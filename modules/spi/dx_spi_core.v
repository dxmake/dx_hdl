==> flow/design.v <==
`timescale 1ns / 100ps
module dx_spi_core
#(
	parameter DATA_WIDTH = 32,
	parameter DATA_COUNT_WIDTH = 8,   
	parameter SCLK_COUNT_WIDTH = 16
)
(
	input wire clk,
	input wire rst,
	input wire [DATA_COUNT_WIDTH-1:0] spi_width_i,
	input wire cpol_i,  
	input wire cpha_i,
	input wire [SCLK_COUNT_WIDTH-1:0] sclk_div_i,
	input wire mosi_stb,
	input wire [DATA_WIDTH-1:0] mosi_data_i,
	output reg miso_stb,
	output wire [DATA_WIDTH-1:0] miso_data_o,
	output wire ready_o,
	output reg [2:0] state_o,
	output wire [DATA_COUNT_WIDTH-1:0] data_count_o,
	output reg wr_edge,
	output reg rd_edge,
	output reg sclk,
	output reg mosi,
	input wire miso,
	output reg csn
);
reg [SCLK_COUNT_WIDTH-1:0] sclk_count;
wire sclk_count_begin;
wire sclk_count_done;
always @(posedge clk) begin
	if(rst | (mosi_stb & ready) | (mosi_stb & miso_stb)) begin
		sclk_count <= #1 {SCLK_COUNT_WIDTH{1'b0}};
	end else if(~ready) begin
		if(sclk_count_done) begin
			sclk_count <= #1 {SCLK_COUNT_WIDTH{1'b0}};
		end
		else begin
			sclk_count <= #1 sclk_count + 1'b1;
		end
	end else begin
		sclk_count <= #1 {SCLK_COUNT_WIDTH{1'b0}};
	end
end
assign sclk_count_begin = (sclk_count == {SCLK_COUNT_WIDTH{1'b0}});
assign sclk_count_done  = (sclk_count == sclk_div);
wire   data_count_done;
assign data_count_done  = (data_count == spi_width);
localparam ST_IDLE = 0;
localparam ST_CONFIG = 1;
localparam ST_PRE = 2;
localparam ST_EDGE_A = 3;
localparam ST_EDGE_B = 4;
localparam ST_POST = 5;
reg [2:0] state;
reg ready;
reg [DATA_COUNT_WIDTH-1:0] spi_width;
reg cpol;
reg cpha;
reg [SCLK_COUNT_WIDTH-1:0] sclk_div;
reg [DATA_COUNT_WIDTH-1:0] data_count;
reg [DATA_WIDTH-1:0] mosi_data;
reg [DATA_WIDTH-1:0] miso_data;
always @(posedge clk) begin
	if(rst) begin
		state <= #1 ST_IDLE;
		ready <= #1 1'b1;
		data_count <= #1 {DATA_COUNT_WIDTH{1'b0}};
		wr_edge    <= 1'b0;
		rd_edge    <= 1'b0;
		csn  <= #1 1'b1;
		sclk <= cpol;
		mosi <= #1 1'bz;
		miso_data <= #1 {DATA_WIDTH{1'b0}};
		miso_stb  <= #1 1'b0;
	end else begin
		case(state)
		ST_IDLE: begin
			data_count <= #1 {DATA_COUNT_WIDTH{1'b0}};
			wr_edge    <= 1'b0;
			rd_edge    <= 1'b0;
			csn  <= #1 1'b1;
			sclk <= cpol;
			mosi <= #1 1'bz;
			miso_stb <= #1 1'b0;
			if(mosi_stb) begin
				state <= #1 ST_CONFIG;
				ready <= #1 1'b0;
				spi_width <= #1 spi_width_i;
				cpol      <= #1 cpol_i;
				cpha      <= #1 cpha_i;
				sclk_div  <= #1 sclk_div_i;
				mosi_data <= #1 mosi_data_i;
			end else begin
				ready <= #1 1'b1;
			end
		end
		ST_CONFIG: begin
			if(sclk_count_done) begin
				state <= #1 ST_PRE;
			end else begin
				sclk <= cpol;
				miso_data <= #1 {DATA_WIDTH{1'b0}};
			end
		end
		ST_PRE: begin
			if(sclk_count_done) begin
				state <= #1 ST_EDGE_A;
			end
			if(sclk_count_begin) begin
				csn <= #1 1'b0;
			end
			if(~cpha) begin  
				if(sclk_count_done) begin
				end else if(sclk_count_begin) begin
					data_count <= #1 data_count + 1'b1;
					wr_edge    <= 1'b1;
					mosi      <= #1 mosi_data[DATA_WIDTH-1];
					mosi_data <= #1 {mosi_data[DATA_WIDTH-2:0], 1'b0};
				end else begin
				end
			end else begin   
				if(sclk_count_done) begin
				end else if(sclk_count_begin) begin
				end else begin
				end
			end
		end
		ST_EDGE_A: begin
			if(sclk_count_done) begin
				if(data_count_done) begin
					state <= #1 ST_POST;
				end else begin
					state <= #1 ST_EDGE_B;
				end
			end
			sclk <= ~cpol;
			if(~cpha) begin  
				if(sclk_count_done) begin
				end else if(sclk_count_begin) begin
    				wr_edge    <= 1'b0;
					rd_edge    <= 1'b1;
					miso_data <= #1 {miso_data[DATA_WIDTH-2:0], miso};
				end else begin
				end
			end else begin   
				if(sclk_count_done) begin
				end else if(sclk_count_begin) begin
					data_count <= #1 data_count + 1'b1;
					wr_edge    <= 1'b1;
					rd_edge    <= 1'b0;
					mosi      <= #1 mosi_data[DATA_WIDTH-1];
					mosi_data <= #1 {mosi_data[DATA_WIDTH-2:0], 1'b0};
				end else begin
				end
			end
		end
		ST_EDGE_B: begin
			if(sclk_count_done) begin
				state <= #1 ST_EDGE_A;
			end
			sclk <= cpol;
			if(~cpha) begin  
				if(sclk_count_done) begin
				end else if(sclk_count_begin) begin
					data_count <= #1 data_count + 1'b1;
					wr_edge    <= 1'b1;
					rd_edge    <= 1'b0;
					mosi      <= #1 mosi_data[DATA_WIDTH-1];
					mosi_data <= #1 {mosi_data[DATA_WIDTH-2:0], 1'b0};
				end else begin
				end
			end else begin   
				if(sclk_count_done) begin
				end else if(sclk_count_begin) begin
    				wr_edge    <= 1'b0;
					rd_edge    <= 1'b1;
					miso_data <= #1 {miso_data[DATA_WIDTH-2:0], miso};
				end else begin
				end
			end
		end
		ST_POST: begin
			if(sclk_count_done) begin
				state <= #1 ST_IDLE;
				miso_stb <= #1 1'b1;
			end
			sclk <= cpol;
			if(~cpha) begin  
				if(sclk_count_done) begin
				end else if(sclk_count_begin) begin
					data_count <= #1 {DATA_COUNT_WIDTH{1'b0}};
					rd_edge    <= 1'b0;
					mosi <= #1 1'bz;
				end else begin
				end
			end else begin   
				if(sclk_count_done) begin
				end else if(sclk_count_begin) begin
				    wr_edge    <= 1'b0;
					rd_edge    <= 1'b1;
					miso_data <= #1 {miso_data[DATA_WIDTH-2:0], miso};
				end else begin
				end
			end
		end
		default: begin
			state <= #1 ST_IDLE;
		end
		endcase
	end
end
assign miso_data_o = miso_data;
assign ready_o = ready;
assign data_count_o = data_count;
always @(posedge clk) begin
	state_o <= #1 state;
end
endmodule
=== Tool chain data of dx_spi_core ===
Tool output for the design above, in the order of the flow.
Line numbers count from 1 in the design file above.
Cell names lack the library's common part.
Not given: -

* Design top: dx_spi_core
* Clock: clk
* Library: sky130hd
* Library corner: tt_025C_1v80

=== After elaboration ===
Counts by Yosys on the flattened word-level netlist (proc, flatten, opt, wreduce; memories kept). Register bits leave out memories and registers merged into their read ports (data or address). Print and check cells are left out. Cells with the same type and inputs are merged into one.

* Bits of input ports: 62
* Bits in registers: 127
* Output and inout bits: 50

* Add/sub/neg operators: 2
* Bitwise gates (word level): 6
* Eq/ne operators: 29
* Reduce/logical cells: 24
* Mux-type cells: 60

{| class="wikitable"
|+ Operator list
! cell !! number
|-
| two-way mux 32 bit || 10
|-
| case mux 32 bit (select 3 bit) || 2
|-
| two-way mux 8 bit || 7
|-
| case mux 8 bit (select 4 bit) || 1
|-
| != test 2 bit with constant B || 14
|-
| two-way mux 1 bit || 28
|-
| != test 3 bit with constant B || 6
|-
| adder 16 x 1 -> 16 bit with constant B || 1
|-
| equality test 16 bit || 1
|-
| logical NOT 16 bit || 1
|-
| nonzero test 4 bit || 4
|-
| case mux 3 bit (select 5 bit) || 1
|-
| two-way mux 3 bit || 5
|-
| AND reduction 6 bit || 2
|-
| AND reduction 5 bit || 2
|-
| adder 8 x 1 -> 8 bit with constant B || 1
|-
| equality test 8 bit || 1
|-
| AND reduction 2 bit || 3
|-
| equality test 3 x 2 -> 1 bit with constant B || 2
|-
| equality test 3 bit with constant B || 2
|-
| AND reduction 3 bit || 2
|-
| OR reduction 3 bit || 2
|-
| nonzero test 6 bit || 1
|-
| case mux 1 bit (select 3 bit) || 2
|-
| nonzero test 5 bit || 1
|-
| case mux 1 bit (select 5 bit) || 1
|-
| != test 2 x 1 -> 1 bit with constant B || 2
|-
| nonzero test 2 bit || 2
|}

Not listed: further kinds 9, cells in them 14.

=== Depth ===
Yosys ltp: most cells in a row. Word level: on the elaborated netlist, between registers, memories and ports. Mapped: between sequential cells and ports; inverters and the memories' decode and read muxes count.

* Depth in word-level cells: 6
* ABC_AREA: 0
* Gate-level depth with buffers: 9
* Gate-level depth less buffers: 8

=== After synthesis ===
Source: synth_stat.txt of the flow (Yosys; design flattened, memories mapped). It holds for the ABC_AREA given above (unset counts as 0); a run with the other value may have another netlist.
The area totals of this step are shown rounded.

{| class="wikitable"
|+ Cell types
! type !! number
|-
| edfxtp_1 || 60
|-
| dfxtp_1 || 67
|-
| nand2_1 || 111
|-
| xor2_1 || 30
|-
| nand4_1 || 40
|-
| a21oi_1 || 46
|-
| o21ai_0 || 35
|-
| nor2_1 || 32
|-
| clkbuf_1 || 25
|-
| mux2i_1 || 9
|-
| nand3_1 || 18
|-
| xnor2_1 || 9
|-
| nor3_1 || 9
|-
| nor4_1 || 7
|-
| buf_2 || 8
|-
| ha_1 || 3
|-
| nand3b_1 || 5
|-
| buf_6 || 2
|}

Other cell types: 35; their cells: 58.

* Cells in the netlist: 574
* Area of sequential cells: 0.0031 mm^2
* Mapped area: 0.0056 mm^2
* Flip-flop cells: 127

=== Path before layout ===
Path of least setup slack by OpenSTA after synthesis, without wires, with an ideal clock, recovery checks aside; 20% of the period is set as input and as output delay. Where synthesis merged equal registers, the netlist keeps one of their names.

* Path kind: input to register
* Start point: input port rst
* End point: register mosi_data[0]
* Time at the first pin: 816 ps
* Driving pins on the path: 3
* Clock period: 4080 ps
* Data required time: 3619 ps
* Library setup time: 461 ps
* Path delay: 3110 ps
* Slack: 154 ps
* Input delay: 816 ps
* Buffers on the path: 2
* Arrival time: 3465 ps
* Synthesis period reached: 3926 ps

"path delay" = arrival - input delay + setup time.
"driving pins on the path": output pins that drive a net of the path, with the launching flip-flop's if there is one; two outputs of one cell count as two.
"synthesis period reached" is the clock period less the worst setup slack; recovery checks do not enter. This is arithmetic on one report: input and output delays are still those of the set period (20% each).
The rows between start and end are the longest chain of elaborated cells between them; the timing report does not say that the signal goes this way. Where chains are equally long, one stands for them.
A line is the first line of the expression or statement that the cell stems from. Yosys adds cells for indexed reads and writes and turns some case tables into memories.
A register here has more assigning lines than the two given.

* Path through: clkbuf_1 buf_1 nor3_1
* Length of the longest elaborated chain: 2

{| class="wikitable"
|+ RTL lines, path after synthesis
! what !! RTL line !! source
|-
| from (decl) || 10 || <nowiki>input wire rst,</nowiki>
|-
| NOT 1 bit || - ||
|-
| AND reduction 5 bit || - ||
|-
| to (assign) || 94 || <nowiki>mosi_data <= #1 mosi_data_i;</nowiki>
|-
| to (assign) || 120 || <nowiki>mosi_data <= #1 {mosi_data[DATA_WIDTH-2:0], 1'b0};</nowiki>
|-
| to (decl) || 63 || <nowiki>reg [DATA_WIDTH-1:0] mosi_data;</nowiki>
|}

=== Timing after layout ===
Path of least setup slack in the final report of stored run 1 (OpenROAD, finished layout, wires in). Where an end is a register, its clock arrival counts in the times.
The report prints the path's times to 10 ps; the period is as set.

* Path kind: register to register
* Start point: register sclk_div[12]
* End point: register mosi_data[15]
* Buffers on the path: 2
* Library setup time: 280 ps
* Driving pins on the path: 9
* Clock period: 4960 ps
* Time at the first pin: 420 ps
* Data required time: 5100 ps
* Slack: 2320 ps
* Arrival time: 2780 ps

The rows between start and end are the longest chain of elaborated cells between them; the timing report does not say that the signal goes this way. Where chains are equally long, one stands for them.
A register here has more assigning lines than the two given.

* Path through: edfxtp_1 xor2_1 nor4_1 and4_1 buf_4 nor2_4 nor2_1 nor3_2 buf_4
* Length of the longest elaborated chain: 4

{| class="wikitable"
|+ RTL lines, path after layout
! what !! RTL line !! source
|-
| from (decl) || 61 || <nowiki>reg [SCLK_COUNT_WIDTH-1:0] sclk_div;</nowiki>
|-
| from (assign) || 93 || <nowiki>sclk_div <= #1 sclk_div_i;</nowiki>
|-
| equality test 16 bit || 47 || <nowiki>assign sclk_count_done  = (sclk_count == sclk_div);</nowiki>
|-
| two-way mux 32 bit || 115 || <nowiki>if(sclk_count_done) begin</nowiki>
|-
| two-way mux 32 bit || 114 || <nowiki>if(~cpha) begin</nowiki>
|-
| case mux 32 bit (select 3 bit) || 78 || <nowiki>case(state)</nowiki>
|-
| to (assign) || 94 || <nowiki>mosi_data <= #1 mosi_data_i;</nowiki>
|-
| to (assign) || 120 || <nowiki>mosi_data <= #1 {mosi_data[DATA_WIDTH-2:0], 1'b0};</nowiki>
|-
| to (decl) || 63 || <nowiki>reg [DATA_WIDTH-1:0] mosi_data;</nowiki>
|}

Ticket comment

Flow measurements of dx_spi_core on sky130hd: 2 stored runs with different settings, listed in no order. Input and output delays are each 20% of the period that was set; the output load is 0.01 pF.
"total power after layout": no workload was simulated; the value follows from the tool's default switching activity.
The results are shown rounded.

=== Stored run 1 ===
{| class="wikitable"
! Setting !! Value
|-
| period_ns || 4.96
|-
| SETUP_SLACK_MARGIN || -0.07
|-
| CAP_MARGIN || 20
|-
| CORE_MARGIN || 2
|-
| CORE_UTILIZATION || 40
|-
| SLEW_MARGIN || 20
|-
! Result !! Value
|-
| Synthesis area || 0.0056 mm^2
|-
| Die area || 0.015 mm^2
|-
| Utilization after layout || 0.53
|-
| Worst setup slack after layout || 2300 ps
|-
| Total negative slack || 0 ps
|-
| Smallest hold slack || 420 ps
|-
| Total power after layout || 2.4 mW
|}

=== Stored run 2 ===
{| class="wikitable"
! Setting !! Value
|-
| period_ns || 4.05
|-
| CORE_UTILIZATION || 61
|-
| SETUP_SLACK_MARGIN || 1.21
|-
| PLACE_DENSITY_LB_ADDON || 0.03
|-
| CORE_ASPECT_RATIO || 1.13
|-
| CORE_MARGIN || 7
|-
| CELL_PAD_IN_SITES_DETAIL_PLACEMENT || 1
|-
| TNS_END_PERCENT || 5
|-
| CTS_CLUSTER_DIAMETER || 217
|-
| CAP_MARGIN || 20
|-
| SLEW_MARGIN || 20
|}
Not finished: placement ended with error DPL-0033.
